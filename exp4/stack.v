==> flow/design.v <==
module stack (
    input Clk,
    input RstN,
    input [3:0] Data_In,
    input Push,
    input Pop,
    output reg [3:0] Data_Out,
    output reg Full,
    output reg Empty
);
reg [3:0] mem [7:0];
reg [3:0] a = 0;
always @(posedge Clk or negedge RstN) begin
    if (~RstN) begin
        a <= 0;
        Empty <= 1;
        Full <= 0;
    end 
    else if (Push & ~Full) begin
        if (a == 7) Full <= 1;
        mem[a] <= Data_In;
        a <= a + 1;
        Empty <= 0;
    end
    else if (Pop & ~Empty) begin
        if (a == 1) Empty <= 1;
        Data_Out <= mem[a-1];
        a <= a-1;
        Full <= 0;
    end
end
endmodule
### Tool chain data of stack

Tool output for the design above, in the order of the flow.
Lines are those of the file above, counted from 1.
Library cell names are shortened.
The mark -- stands for no value.

| design | value |
|---|---|
| top module | stack |
| clock port | Clk |
| library | sky130hd |
| library corner | tt_025C_1v80 |

### Elaborated design

Yosys after proc, flatten, opt, wreduce and memory -nomap, before mapping. Print and check cells are not counted. Equal cells are merged and count once.

| operators by class | value |
|---|---|
| add/subtract/negate cells | 2 |
| equal/unequal tests | 17 |
| muxes and demuxes | 9 |
| bitwise gates (word level) | 5 |
| reductions and logical operators | 15 |

Operators with widths:

| operator | count |
|---|---|
| parallel mux 4 bit (select 8 bit) | 1 |
| AND reduction 3 bit | 9 |
| == test 3 bit with constant B | 8 |
| == test 3 x 2 -> 1 bit with constant B | 4 |
| 2-to-1 mux 4 bit | 2 |
| == test 3 x 1 -> 1 bit with constant B | 2 |
| zero test 3 bit | 2 |
| 2-to-1 mux 1 bit | 6 |
| AND reduction 2 bit | 2 |
| nonzero test 2 bit | 2 |
| adder 4 x 1 -> 4 bit with constant B | 1 |
| subtractor 4 x 1 -> 4 bit with constant B | 1 |
| == test 4 x 1 -> 1 bit with constant B | 1 |
| == test 4 x 3 -> 1 bit with constant B | 1 |
| NOT 1 bit | 3 |
| AND 1 bit | 2 |
| != test 2 x 1 -> 1 bit with constant B | 1 |

| bit counts | value |
|---|---|
| flip-flop bits (word level) | 42 |
| bits of input ports | 8 |
| elaborated cells | 60 |

### Depth

Depth = most cells in a row (Yosys ltp): at word level without a register or memory, in the mapped netlist without a sequential cell, where the memories' decode and read muxes count.

| depth | value |
|---|---|
| depth after elaboration | 4 |
| ABC_AREA | 0 |
| mapped depth | 8 |
| gate-level depth less buffers | 7 |

### After synthesis

Source: synth_stat.txt of the flow (Yosys; design flattened, memories mapped). It holds for the ABC_AREA given above (unset counts as 0); a run with the other value may have another netlist.

Cell types:

| type | count | total area (um2) |
|---|---|---|
| edfxtp_1 | 36 | 1.08E+03 |
| ha_1 | 11 | 137.632 |
| dfrtp_1 | 5 | 125.12 |
| and3_1 | 9 | 56.304 |
| mux2_2 | 4 | 45.043 |
| a222oi_1 | 4 | 40.038 |
| nand2_1 | 10 | 37.536 |
| o22a_1 | 4 | 35.034 |
| a22oi_1 | 4 | 30.029 |
| dfstp_2 | 1 | 26.275 |
| o21ai_0 | 5 | 25.024 |
| inv_1 | 5 | 18.768 |
| xnor2_1 | 2 | 17.517 |
| o41ai_2 | 1 | 16.266 |
| nor2b_1 | 2 | 12.512 |
| buf_6 | 1 | 11.261 |
| nor2_1 | 3 | 11.261 |
| a221o_1 | 1 | 10.01 |

Not listed: further types 11, cells in them 11.

| mapped netlist | value |
|---|---|
| mapped cells | 119 |
| mapped area | 1819.2 um2 |
| mapped flip-flops | 42 |

### Timing after synthesis

Path of least setup slack by OpenSTA after synthesis, without wires, with an ideal clock, recovery checks aside; 20% of the period is set as input and as output delay. Where synthesis merged equal registers, the netlist keeps one of their names.

| timing path after synthesis | value |
|---|---|
| path kind | register -> register |
| start | register a[0] |
| end | register Data_Out[0] |
| clock period | 2410 ps |
| library setup time | 256 ps |
| time at the first pin | 0 ps |
| arrival time | 1803 ps |
| required time | 2154 ps |
| slack | 350 ps |
| delay of the path | 2059 ps |
| stages | 9 |
| buffers on the path | 1 |
| synthesis period reached | 2060 ps |

"delay of the path" is the arrival time less input delay plus setup time.
"stages" counts driving pins, that of a launching flip-flop among them; a cell with two outputs on the path counts twice.
"synthesis period reached" is the clock period less the worst setup slack; recovery checks do not enter. This is arithmetic on one report: input and output delays are still those of the set period (20% each).
Between the ends stands the longest chain of elaborated cells between them, by number of cells; it is not shown to be the way that was timed. Of several equally long chains one is given.
Each line given opens the expression or statement behind the cell; cells for indexed reads and writes are added by Yosys, which also makes memories of some case tables.
A register here has more assigning lines than the two given.

| between the ends, after synthesis | value |
|---|---|
| cells stage by stage | dfrtp_1 inv_1 ha_1 ha_1 buf_6 mux2_2 nand2_1 nand2_1 o22a_1 |
| length of the longest elaborated chain | 3 |
| elaborated cells between the ends (all ways) | 10 |

RTL lines, path after synthesis:

| item | line | RTL |
|---|---|---|
| start, declared | 12 | `reg [3:0] a = 0;` |
| start, assigned | 22 | `a <= a + 1;` |
| start, assigned | 28 | `a <= a-1;` |
| subtractor 4 x 1 -> 4 bit | 27 | `Data_Out <= mem[a-1];` |
| == test 3 bit | 27 |  |
| parallel mux 4 bit (select 8 bit) | 27 |  |
| end, assigned | 27 |  |
| end, declared | 7 | `output reg [3:0] Data_Out,` |

### Timing after layout

Path of least setup slack in the final report of entry A (OpenROAD, finished layout, wires in). Where an end is a register, its clock arrival counts in the times.
The report prints the path's times to 10 ps; the period is as set.

| timing path post-layout | value |
|---|---|
| path kind | register -> register |
| start | register a[0] |
| end | register Data_Out[3] |
| clock period | 1300 ps |
| library setup time | 240 ps |
| time at the first pin | 280 ps |
| arrival time | 1940 ps |
| required time | 1350 ps |
| slack | -600 ps |
| stages | 8 |
| buffers on the path | 0 |

Between the ends stands the longest chain of elaborated cells between them, by number of cells; it is not shown to be the way that was timed. Of several equally long chains one is given.
A register here has more assigning lines than the two given.

| between the ends, post-layout | value |
|---|---|
| cells stage by stage | dfrtp_2 inv_4 ha_4 ha_4 and2_4 a222oi_1 nand2_2 o22a_1 |
| length of the longest elaborated chain | 3 |
| elaborated cells between the ends (all ways) | 10 |

RTL lines, path post-layout:

| item | line | RTL |
|---|---|---|
| start, declared | 12 | `reg [3:0] a = 0;` |
| start, assigned | 22 | `a <= a + 1;` |
| start, assigned | 28 | `a <= a-1;` |
| subtractor 4 x 1 -> 4 bit | 27 | `Data_Out <= mem[a-1];` |
| == test 3 bit | 27 |  |
| parallel mux 4 bit (select 8 bit) | 27 |  |
| end, assigned | 27 |  |
| end, declared | 7 | `output reg [3:0] Data_Out,` |

Data sheet: physical implementation of stack

Settings and measured results of 2 stored flow runs for module stack (sky130hd), not sorted in any way. The constraints put input and output delay at 20% of the set period each and load the outputs with 0.01 pF.
"time on the worst setup path" is the time allowed to the run's worst setup path (the clock period less input and output delay, where it has them) less its slack. Clock arrival times count: a late capture clock shortens it, a late launch clock lengthens it.
By "total power after layout" is meant OpenSTA's value without simulated activity: inputs other than the clock are taken to toggle once in ten clock periods, and the tool carries that through the logic.
"time on the worst setup path" is given in steps of 10 ps.
A setting shown as -- is not set for that run.

| stored run | period_ns | CORE_UTILIZATION | SETUP_SLACK_MARGIN | PLACE_DENSITY_LB_ADDON | HOLD_SLACK_MARGIN | CELL_PAD_IN_SITES_GLOBAL_PLACEMENT | GPL_TIMING_DRIVEN | CTS_CLUSTER_DIAMETER | SLEW_MARGIN | CAP_MARGIN | CORE_MARGIN | CELL_PAD_IN_SITES_DETAIL_PLACEMENT | TNS_END_PERCENT | synthesized cell area (um2) | area inside the die boundary (um2) | post-layout utilization | smallest setup slack (ps) | total power after layout (mW) | time on the worst setup path (ps) | critical path type |
|---|---|---|---|---|---|---|---|---|---|---|---|---|---|---|---|---|---|---|---|---|
| entry A | 1.3 | 32 | 0.07 | 0.23 | 0.03 | 2 | 1 | 290 | 15 | 20 | 2 | -- | -- | 1819.2 | 6304.4 | 0.468 | -596 | 5.751 | 1900 | register -> register |
| entry B | 1.45 | 32 | 0.31 | 0.28 | -- | 3 | 1 | 235 | 20 | 20 | 8 | 1 | 15 | 1819.2 | 8354.0 | 0.46 | -435 | 5.088 | 1880 | register -> register |
